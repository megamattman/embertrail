==> flow/design.v <==
module alu (
  input wire iClock,
  input wire iReset,
  input wire [15:0] iOperandA,
  input wire [15:0] iOperandB,
  input wire [4:0] iOperation,
  output wire [15:0] oAluResult
);
  reg [15:0]
    aluOutput_d,
	 aluOutput_q;
  assign oAluResult = aluOutput_q;
  always@* begin
  case (iOperation)
  5'b00001:
    begin
	   aluOutput_d = iOperandA + iOperandB;  
    end
	5'b00010:
	  begin
	    aluOutput_d = iOperandA ^ iOperandB;
	  end
	5'b00100:
	  begin
	    aluOutput_d = iOperandA | iOperandB;
	  end
	 5'b01000:
	   begin
		  aluOutput_d = ~iOperandA;
		end
	  5'b10000:
	    begin
		   aluOutput_d = iOperandA & iOperandB;
		 end
	  default:
	    begin
		   aluOutput_d = iOperandB;
		 end	
  endcase
  end
    always@(posedge iClock) begin
	   if (iReset) begin
		  aluOutput_q <= 0;
		end
		else begin		  
	     aluOutput_q <= aluOutput_d;
		end
	 end
endmodule
# Reports on alu
# What the tools print for alu, step after step.
# Line numbers count from 1 in the design file above.
# The mark - stands for no value.
dict set report design {
  design {alu}
  clock_port {iClock}
  lib {sky130hd}
  corner {tt_025C_1v80}
}

# After elaboration
# Counts by Yosys on the flattened word-level netlist (proc, flatten, opt, wreduce; memories kept). Register bits leave out memories and registers merged into their read ports (data or address); mux counts leave out enables and synchronous resets folded into registers. Print and check cells are left out. Cells with the same type and inputs are merged into one.
dict set report bits {
  reg_bits 16
  in_bits 39
  output_inout_bits 16
  word_cells 12
}
dict set report op_classes {
  addsub 1
  equal 5
  n_mux 1
  n_logic 4
}
# cell n
set ops {}
lappend ops {{16-bit case mux with 5-bit select} 1}
lappend ops {{16-bit adder} 1}
lappend ops {{16-bit bitwise AND} 1}
lappend ops {{16-bit bitwise OR} 1}
lappend ops {{16-bit bitwise XOR} 1}
lappend ops {{16-bit NOT} 1}
lappend ops {{5-bit by 1-bit == test with 1-bit output with constant B} 1}
lappend ops {{5-bit by 2-bit == test with 1-bit output with constant B} 1}
lappend ops {{5-bit by 3-bit == test with 1-bit output with constant B} 1}
lappend ops {{5-bit by 4-bit == test with 1-bit output with constant B} 1}
lappend ops {{5-bit == test with constant B} 1}

# Depth
# Yosys ltp: most cells in a row. Word level: on the elaborated netlist, between registers, memories and ports. Mapped: between sequential cells and ports; inverters and the memories' decode and read muxes count.
dict set report depth {
  ltp_word 2
  abc_area 0
  depth_mapped 8
  mapped_depth_nobuf 7
}

# Synthesis result
# The flow's flattened synthesis, as Yosys stat reports it; memories are mapped. The netlist is that of the ABC_AREA named above (0 if unset); the other value can give another one.
# The area totals of this step are shown rounded.
dict set report synth_totals {
  mapped_cells 303
  mapped_area_um2 2240
  seq_area_um2 320
  flip_flops 16
  n_buf 19
}
# cell n area_total_um2
set types {}
lappend types {sky130_fd_sc_hd__ha_1 32 400.384}
lappend types {sky130_fd_sc_hd__dfxtp_1 16 320.307}
lappend types {sky130_fd_sc_hd__inv_1 35 131.376}
lappend types {sky130_fd_sc_hd__a21oi_1 17 85.082}
lappend types {sky130_fd_sc_hd__o2bb2ai_1 8 70.067}
lappend types {sky130_fd_sc_hd__nor2_1 18 67.565}
lappend types {sky130_fd_sc_hd__nand3_1 13 65.062}
lappend types {sky130_fd_sc_hd__clkbuf_1 15 56.304}
lappend types {sky130_fd_sc_hd__nand2_1 15 56.304}
lappend types {sky130_fd_sc_hd__o21ai_0 11 55.053}
lappend types {sky130_fd_sc_hd__a21o_1 7 52.55}
lappend types {sky130_fd_sc_hd__and3_1 8 50.048}
lappend types {sky130_fd_sc_hd__a211oi_1 6 45.043}
lappend types {sky130_fd_sc_hd__nor3_1 9 45.043}
lappend types {sky130_fd_sc_hd__o22ai_1 7 43.792}
lappend types {sky130_fd_sc_hd__and2_1 6 37.536}
lappend types {sky130_fd_sc_hd__a2111oi_0 4 35.034}
lappend types {sky130_fd_sc_hd__a31oi_1 5 31.28}
# Other cell types: 38; their cells: 71.

# Worst setup path after synthesis
# OpenSTA on the mapped netlist: ideal clock, no wires. The path of least setup slack (recovery checks aside). Input and output delay are each 20% of the period. Register names are those of the netlist, which keeps one name where synthesis merged equal registers.
dict set report synth_path {
  path_type {in2reg}
  from {in iOperandA[0]}
  to {reg aluOutput_q[10]}
  period_ns 1.97
  input_delay_ns 0.394
  setup_time_ns 0.139
  launch_ns 0.394
  arrival_ns 1.893
  t_required_ns 1.831
  setup_slack_ns -0.062
  delay_ns 1.638
  driving_pins 7
  n_path_buf 0
  period_less_setup_slack_ns 2.032
}
# "delay_ns" = arrival - input delay + setup time.
# "driving_pins": output pins that drive a net of the path, with the launching flip-flop's if there is one; two outputs of one cell count as two.
# "period_less_setup_slack_ns" is the clock period less the worst setup slack; recovery checks do not enter. This is arithmetic on one report: input and output delays are still those of the set period (20% each).
# Between the ends stands the longest chain of elaborated cells between them, by number of cells; it is not shown to be the way that was timed. Of several equally long chains one is given.
# A line is the first line of the expression or statement that the cell stems from. Yosys adds cells for indexed reads and writes and turns some case tables into memories.
dict set report synth_via {
  path_cell_list {sky130_fd_sc_hd__ha_1 > sky130_fd_sc_hd__fa_1 > sky130_fd_sc_hd__nand3_1 > sky130_fd_sc_hd__and2_1 > sky130_fd_sc_hd__o211ai_1 > sky130_fd_sc_hd__a2111oi_0 > sky130_fd_sc_hd__a211oi_1}
  elab_chain_len 2
  cells_between 2
  lines_between 2
  cone_classes {add/sub: 1; mux: 1}
}
# element line_no
set synth_lines {}
lappend synth_lines {{start, declared} 4} ;# input wire [15:0] iOperandA,
lappend synth_lines {{16-bit adder} 17} ;# aluOutput_d = iOperandA + iOperandB;
lappend synth_lines {{16-bit case mux with 5-bit select} 14} ;# case (iOperation)
lappend synth_lines {{end, assigned} 43} ;# aluOutput_q <= 0;
lappend synth_lines {{end, assigned} 46} ;# aluOutput_q <= aluOutput_d;
lappend synth_lines {{end, declared} 11} ;# aluOutput_q;

# Path in the finished layout
# From the final timing report of run 1: the path of least setup slack in the routed layout; clock arrival at registers is part of the times.
dict set report layout_path {
  path_type {in2reg}
  from {in iOperandA[1]}
  to {reg aluOutput_q[10]}
  period_ns 2.3
  input_delay_ns 0.46
  setup_time_ns 0.12
  launch_ns 0.46
  arrival_ns 2.40
  t_required_ns 2.45
  setup_slack_ns 0.05
  driving_pins 8
  n_path_buf 2
}
# Between the ends stands the longest chain of elaborated cells between them, by number of cells; it is not shown to be the way that was timed. Of several equally long chains one is given.
dict set report layout_via {
  path_cell_list {sky130_fd_sc_hd__clkdlybuf4s50_1 > sky130_fd_sc_hd__buf_4 > sky130_fd_sc_hd__fa_2 > sky130_fd_sc_hd__nand3_2 > sky130_fd_sc_hd__and2_4 > sky130_fd_sc_hd__o211ai_1 > sky130_fd_sc_hd__a2111oi_1 > sky130_fd_sc_hd__a211oi_1}
  elab_chain_len 2
  cells_between 2
  lines_between 2
  cone_classes {add/sub: 1; mux: 1}
}
# element line_no
set layout_lines {}
lappend layout_lines {{start, declared} 4} ;# input wire [15:0] iOperandA,
lappend layout_lines {{16-bit adder} 17} ;# aluOutput_d = iOperandA + iOperandB;
lappend layout_lines {{16-bit case mux with 5-bit select} 14} ;# case (iOperation)
lappend layout_lines {{end, assigned} 43} ;# aluOutput_q <= 0;
lappend layout_lines {{end, assigned} 46} ;# aluOutput_q <= aluOutput_d;
lappend layout_lines {{end, declared} 11} ;# aluOutput_q;

; Top module alu; platform sky130hd; tools Yosys and OpenROAD; 2 stored runs in no particular order. Input and output delays are each 20% of the period that was set; the output load is 0.01 pF.
; "worst_path_allowed_less_slack_ns": the worst setup path's part of the clock period (all of it between registers, 20% less for each end at a port) less its slack. A launch clock that arrives late makes it longer, a capture clock that arrives late makes it shorter.
; "design_power_mw": no workload was simulated; the value follows from the tool's default switching activity.
; The results are shown rounded.

[run 1: settings]
period_ns = 2.3
CAP_MARGIN = 20
CORE_MARGIN = 2
CORE_UTILIZATION = 40
SLEW_MARGIN = 20
[run 1: results]
synth_chip_area_um2 = 2240
final_die_area_um2 = 6210
utilization_pct = 69.4
final_setup_ws_ns = 0.053
design_power_mw = 1.27
worst_path_allowed_less_slack_ns = 1.79
path_kind = in2reg

[run 2: settings]
period_ns = 2.52
CORE_UTILIZATION = 21
PLACE_DENSITY_LB_ADDON = 0.23
CORE_ASPECT_RATIO = 0.53
CORE_MARGIN = 7
CELL_PAD_IN_SITES_DETAIL_PLACEMENT = 2
ABC_AREA = 1
MIN_ROUTING_LAYER = met1
CAP_MARGIN = 20
SLEW_MARGIN = 20
[run 2: results]
synth_chip_area_um2 = 2370
final_die_area_um2 = 14600
utilization_pct = 29.7
final_setup_ws_ns = 0.216
design_power_mw = 1.17
worst_path_allowed_less_slack_ns = 1.80
path_kind = in2reg
